==> flow/design.v <==
module softmax_out_buf
(
	input clk,
	input rst_n,
    input [16-5-1:0]CH_in_div_Tout,  
    input [10-1:0]CH_in,
	input dat_in_vld,
	input [8-1:0]dat_in,
    output reg dat_out_vld,
    output reg[32*8-1:0]dat_out
);
wire [5-1:0]current_CH_len_minus1;
reg [5-1:0]wr_cnt;
wire wr_cnt_will_update_now=dat_in_vld;
wire wr_cnt_is_max_now=(wr_cnt==current_CH_len_minus1);
always @(posedge clk or negedge rst_n)
begin
    if(~rst_n)
        wr_cnt<=0;
    else
        if(wr_cnt_will_update_now)
        begin
            if(wr_cnt_is_max_now)
                wr_cnt<=0;
            else
                wr_cnt<=wr_cnt+1;
        end
end
reg [16-1:0]ch_cnt;
wire ch_cnt_will_update_now=wr_cnt_will_update_now&wr_cnt_is_max_now;
wire ch_cnt_is_max_now=(ch_cnt==CH_in_div_Tout-1);
always @(posedge clk or negedge rst_n)
begin
    if(~rst_n)
        ch_cnt<=0;
    else
        if(ch_cnt_will_update_now)
        begin
            if(ch_cnt_is_max_now)
                ch_cnt<=0;
            else
                ch_cnt<=ch_cnt+1;
        end
end
wire [16-1:0]CH_max_minus1=CH_in-1;
assign current_CH_len_minus1=ch_cnt_is_max_now?(CH_max_minus1[5-1:0]):(32-1);
reg fill_working;
reg [5-1:0]fill_cnt;
wire fill_cnt_will_update_now=fill_working;
wire fill_cnt_is_max_now=(fill_cnt==32-(CH_max_minus1[5-1:0]+1)-1);
wire fill_start=ch_cnt_is_max_now&wr_cnt_will_update_now&wr_cnt_is_max_now&(CH_max_minus1[5-1:0]!=32-1);
wire fill_done=fill_cnt_will_update_now&fill_cnt_is_max_now;
always @(posedge clk or negedge rst_n)
if(~rst_n)
    fill_working<=1'b0;
else
if(fill_start)
    fill_working<=1'b1;
else
    if(fill_done)
        fill_working<=1'b0;
always @(posedge clk or negedge rst_n)
begin
    if(~rst_n)
        fill_cnt<=0;
    else
        if(fill_cnt_will_update_now)
        begin
            if(fill_cnt_is_max_now)
                fill_cnt<=0;
            else
                fill_cnt<=fill_cnt+1;
        end
end
reg[8-1:0]tp_dat_out[32-1:0];
wire wr_vld=dat_in_vld|fill_working;
wire[5-1:0]wr_addr=dat_in_vld?wr_cnt:(fill_working?fill_cnt+CH_max_minus1[5-1:0]+1:0);
wire[8-1:0]wr_dat=dat_in_vld?dat_in:0;
always@(posedge clk)
if(wr_vld)
    tp_dat_out[wr_addr]<=wr_dat;
genvar i;
generate
    for(i=0;i<32;i=i+1)
    begin:out_buf
        always@(*)
            dat_out[i*8+:8]=dat_out_vld?tp_dat_out[i]:0;
	end
endgenerate 
always@(posedge clk or negedge rst_n)
if(~rst_n)
    dat_out_vld<=0;
else
    dat_out_vld<=(wr_cnt_will_update_now&wr_cnt_is_max_now&(~fill_working)&(~fill_start))|(fill_working&fill_done);
endmodule
=== Reports on softmax_out_buf ===
What the tools print for softmax_out_buf, step after step.
Lines are those of the file above, counted from 1.
Operators carry their Yosys type and port widths (W data, S select, Z words).
Library cell names are shortened.
The mark n/a stands for no value.

* Design top: softmax_out_buf
* Clock: clk
* Cell library: sky130hd
* Corner: tt_025C_1v80

=== Word level ===
Counts by Yosys on the flattened word-level netlist (proc, flatten, opt, wreduce; memories kept). Register bits leave out memories and registers merged into their read ports (data or address). Print and check cells are left out. Cells with the same type and inputs are merged into one.
Memory sizes are those after Yosys's memory passes, which may raise the word count (mostly to a power of two), join words into wider ones and drop unused or constant bits.

* Bits in writable memories: 256
* Memory cells: 1
* Register bits after elaboration: 28
* Output and inout bits: 257
* Word-level cells: 77

* Mux-type cells: 44
* Equal/unequal tests: 4
* Reduce/logical cells: 1
* Add/subtract/negate cells: 10
* Bitwise operators: 12

{| class="wikitable"
|+ Memory list
! memory !! depth !! width !! RTL line !! source
|-
| tp_dat_out || 32 || 8 || 75 || <nowiki>reg[8-1:0]tp_dat_out[32-1:0];</nowiki>
|}

{| class="wikitable"
|+ Operator list
! kind !! number
|-
| $mux W8 || 34
|-
| $eq A16 B32 Y1 || 1
|-
| $eq A5 B32 Y1 || 1
|-
| $mux W5 || 6
|-
| $add A16 B1 Y16 const B || 1
|-
| $mux W16 || 1
|-
| $add A5 B1 Y5 const B || 3
|-
| $sub A11 B1 Y12 const B || 1
|-
| $and A1 B1 Y1 || 8
|-
| $sub A7 B2 Y8 const B || 1
|-
| $sub A6 B6 Y7 const A || 1
|-
| $add A5 B1 Y6 const B || 1
|-
| $sub A5 B1 Y5 const B || 1
|-
| $add A5 B5 Y5 || 1
|-
| $eq A5 B5 Y1 || 1
|-
| $ne A5 B5 Y1 const B || 1
|-
| $mux W1 || 3
|-
| $or A1 B1 Y1 || 2
|-
| $not A1 Y1 || 2
|-
| $reduce_bool A2 Y1 || 1
|}

=== Longest topological paths ===
Yosys ltp: most cells in a row. Word level: on the elaborated netlist, between registers, memories and ports. Mapped: between sequential cells and ports; inverters and the memories' decode and read muxes count.

* Depth after elaboration: 9
* ABC_AREA: 0
* Gate-level depth with buffers: 13
* Mapped depth without buffers: 12

=== Netlist ===
The flow's flattened synthesis, as Yosys stat reports it; memories are mapped. The netlist is that of the ABC_AREA named above (0 if unset); the other value can give another one.

{| class="wikitable"
|+ Cell types
! cell !! number
|-
| edfxtp_1 || 256
|-
| and2_1 || 267
|-
| dfrtp_1 || 28
|-
| nor2_1 || 54
|-
| clkbuf_1 || 40
|-
| xnor2_1 || 15
|-
| ha_1 || 10
|-
| xor2_1 || 13
|-
| nand3_1 || 18
|-
| a31oi_1 || 14
|-
| a21oi_1 || 17
|-
| nand2_1 || 21
|-
| and3_1 || 11
|-
| o21ai_0 || 13
|-
| inv_1 || 16
|-
| nor3_1 || 12
|-
| or2_2 || 9
|-
| nand2b_1 || 7
|}

Not listed: further types 47, cells in them 74.

* Buffer cells: 43
* Sequential area: 0.008388 sq mm
* Flip-flop cells: 284
* Standard cells after synthesis: 895
* Mapped area: 0.0121029 sq mm

=== Timing after synthesis ===
OpenSTA on the mapped netlist: ideal clock, no wires. The path of least setup slack (recovery checks aside). Input and output delay are each 20% of the period. Register names are those of the netlist, which keeps one name where synthesis merged equal registers.

* Path type: input -> register
* Start point: input port CH_in[0]
* End point: memory tp_dat_out[17][0]
* Setup slack: 771 ps
* Library setup time: 371 ps
* Clock period: 4320 ps
* Path delay: 2686 ps
* Data required time: 3949 ps
* Driving pins on the path: 12
* External input delay: 864 ps
* Arrival: 3179 ps
* Launch time at the first pin: 864 ps
* Synthesis period reached: 3549 ps

"path delay" is the arrival time less input delay plus setup time.
"driving pins on the path" counts driving pins, that of a launching flip-flop among them; a cell with two outputs on the path counts twice.
"synthesis period reached" is the clock period less the worst setup slack; recovery checks do not enter. This is arithmetic on one report: input and output delays are still those of the set period (20% each).
The rows between start and end are the longest chain of elaborated cells between them; the timing report does not say that the signal goes this way. Where chains are equally long, one stands for them.
A line is the first line of the expression or statement that the cell stems from. Yosys adds cells for indexed reads and writes and turns some case tables into memories.

* Cell sequence: inv_1 > ha_1 > clkbuf_1 > inv_1 > fa_1 > a21o_1 > a21oi_1 > xor2_1 > nand2_1 > o21ai_0 > nand2_1 > nor2_1
* Length of the longest elaborated chain: 6
* Elaborated cells between the ends (all ways): 6
* RTL lines with such cells: 3
* Classes of those cells: add/sub (3); mux (3)

{| class="wikitable"
|+ RTL lines, path post-synthesis
! element !! RTL line !! source
|-
| start: declaration || 6 || <nowiki>input [10-1:0]CH_in,</nowiki>
|-
| $sub A5 B1 Y5 || 45 || <nowiki>wire [16-1:0]CH_max_minus1=CH_in-1;</nowiki>
|-
| $add A5 B5 Y5 || 77 || <nowiki>wire[5-1:0]wr_addr=dat_in_vld?wr_cnt:(fill_working?fill_cnt+CH_max_minus1[5-1:0]+1:0);</nowiki>
|-
| $add A5 B1 Y5 || 77 ||
|-
| $mux W5 x2 || 77 ||
|-
| $mux W5 || 80 || <nowiki>if(wr_vld)</nowiki>
|-
| end: declaration || 75 || <nowiki>reg[8-1:0]tp_dat_out[32-1:0];</nowiki>
|}

=== Worst path after layout ===
From the final timing report of run 1: the path of least setup slack in the routed layout; clock arrival at registers is part of the times.
The report prints the path's times to 10 ps; the period is as set.

* Path type: input -> register
* Start point: input port CH_in[0]
* End point: memory tp_dat_out[13][3]
* Data required time: 3480 ps
* Clock period: 3260 ps
* Arrival: 3320 ps
* Library setup time: 290 ps
* Driving pins on the path: 14
* Launch time at the first pin: 650 ps
* Setup slack: 160 ps
* External input delay: 650 ps

The rows between start and end are the longest chain of elaborated cells between them; the timing report does not say that the signal goes this way. Where chains are equally long, one stands for them.

* Cell sequence: clkdlybuf4s50_1 > inv_1 > ha_1 > inv_1 > ha_1 > a21o_1 > a21oi_1 > xnor2_1 > a22oi_2 > buf_4 > nor2b_2 > nand2_2 > nor2_1 > buf_4
* Length of the longest elaborated chain: 6
* Elaborated cells between the ends (all ways): 6
* RTL lines with such cells: 3
* Classes of those cells: add/sub (3); mux (3)

{| class="wikitable"
|+ RTL lines, path after layout
! element !! RTL line !! source
|-
| start: declaration || 6 || <nowiki>input [10-1:0]CH_in,</nowiki>
|-
| $sub A5 B1 Y5 || 45 || <nowiki>wire [16-1:0]CH_max_minus1=CH_in-1;</nowiki>
|-
| $add A5 B5 Y5 || 77 || <nowiki>wire[5-1:0]wr_addr=dat_in_vld?wr_cnt:(fill_working?fill_cnt+CH_max_minus1[5-1:0]+1:0);</nowiki>
|-
| $add A5 B1 Y5 || 77 ||
|-
| $mux W5 x2 || 77 ||
|-
| $mux W5 || 80 || <nowiki>if(wr_vld)</nowiki>
|-
| end: declaration || 75 || <nowiki>reg[8-1:0]tp_dat_out[32-1:0];</nowiki>
|}

Design softmax_out_buf on sky130hd. What follows are 2 stored runs of the flow, each under its own settings; their order means nothing. The constraints put input and output delay at 20% of the set period each and load the outputs with 0.01 pF.
"clock period reached" means the clock period less the worst setup slack. The figure is calculated, with input and output delays left at 20% of the set period.
"time on the worst setup path" is the time allowed to the run's worst setup path (the clock period less input and output delay, where it has them) less its slack. Clock arrival times count: a late capture clock shortens it, a late launch clock lengthens it.
"total power of the final layout" is the tool's figure for a default switching activity; nothing was simulated.
"time on the worst setup path" is given in steps of 10 ps.

=== Run 1 ===
{| class="wikitable"
! Setting !! Value
|-
| period_ns || 3.26
|-
| CORE_UTILIZATION || 26
|-
| PLACE_DENSITY || 0.42
|-
| CORE_MARGIN || 4
|-
| TNS_END_PERCENT || 65
|-
| ABC_AREA || 0
|-
| CTS_CLUSTER_DIAMETER || 399
|-
| CAP_MARGIN || 35
|-
| SLEW_MARGIN || 20
|-
! Result !! Value
|-
| Smallest setup slack || 158 ps
|-
| Clock period reached || 3102 ps
|-
| Utilization after routing || 0.384
|-
| Standard-cell area after layout || 0.0175581 sq mm
|-
| Total power of the final layout || 8693 µW
|-
| Time on the worst setup path || 2450 ps
|-
| Worst setup path kind || input -> register
|-
| Total die area || 0.0500663 sq mm
|-
| Mapped cell area after synthesis || 0.0121029 sq mm
|-
| Worst hold slack in the final report || 482 ps
|-
| Setup total negative slack || 0 ps
|}

=== Run 2 ===
{| class="wikitable"
! Setting !! Value
|-
| period_ns || 2.37
|-
| CORE_UTILIZATION || 43
|-
| PLACE_DENSITY_LB_ADDON || 0.05
|-
| CELL_PAD_IN_SITES_DETAIL_PLACEMENT || 0
|-
| GPL_TIMING_DRIVEN || 0
|-
| GPL_ROUTABILITY_DRIVEN || 0
|-
| SLEW_MARGIN || 40
|-
| CAP_MARGIN || 20
|-
| CORE_MARGIN || 2
|-
! Result !! Value
|-
| Smallest setup slack || -193 ps
|-
| Clock period reached || 2563 ps
|-
| Utilization after routing || 0.63
|-
| Standard-cell area after layout || 0.0174968 sq mm
|-
| Total power of the final layout || 11800 µW
|-
| Time on the worst setup path || 2560 ps
|-
| Worst setup path kind || register -> register
|-
| Total die area || 0.0295049 sq mm
|-
| Mapped cell area after synthesis || 0.0121029 sq mm
|-
| Worst hold slack in the final report || 485 ps
|-
| Setup total negative slack || -35672 ps
|}
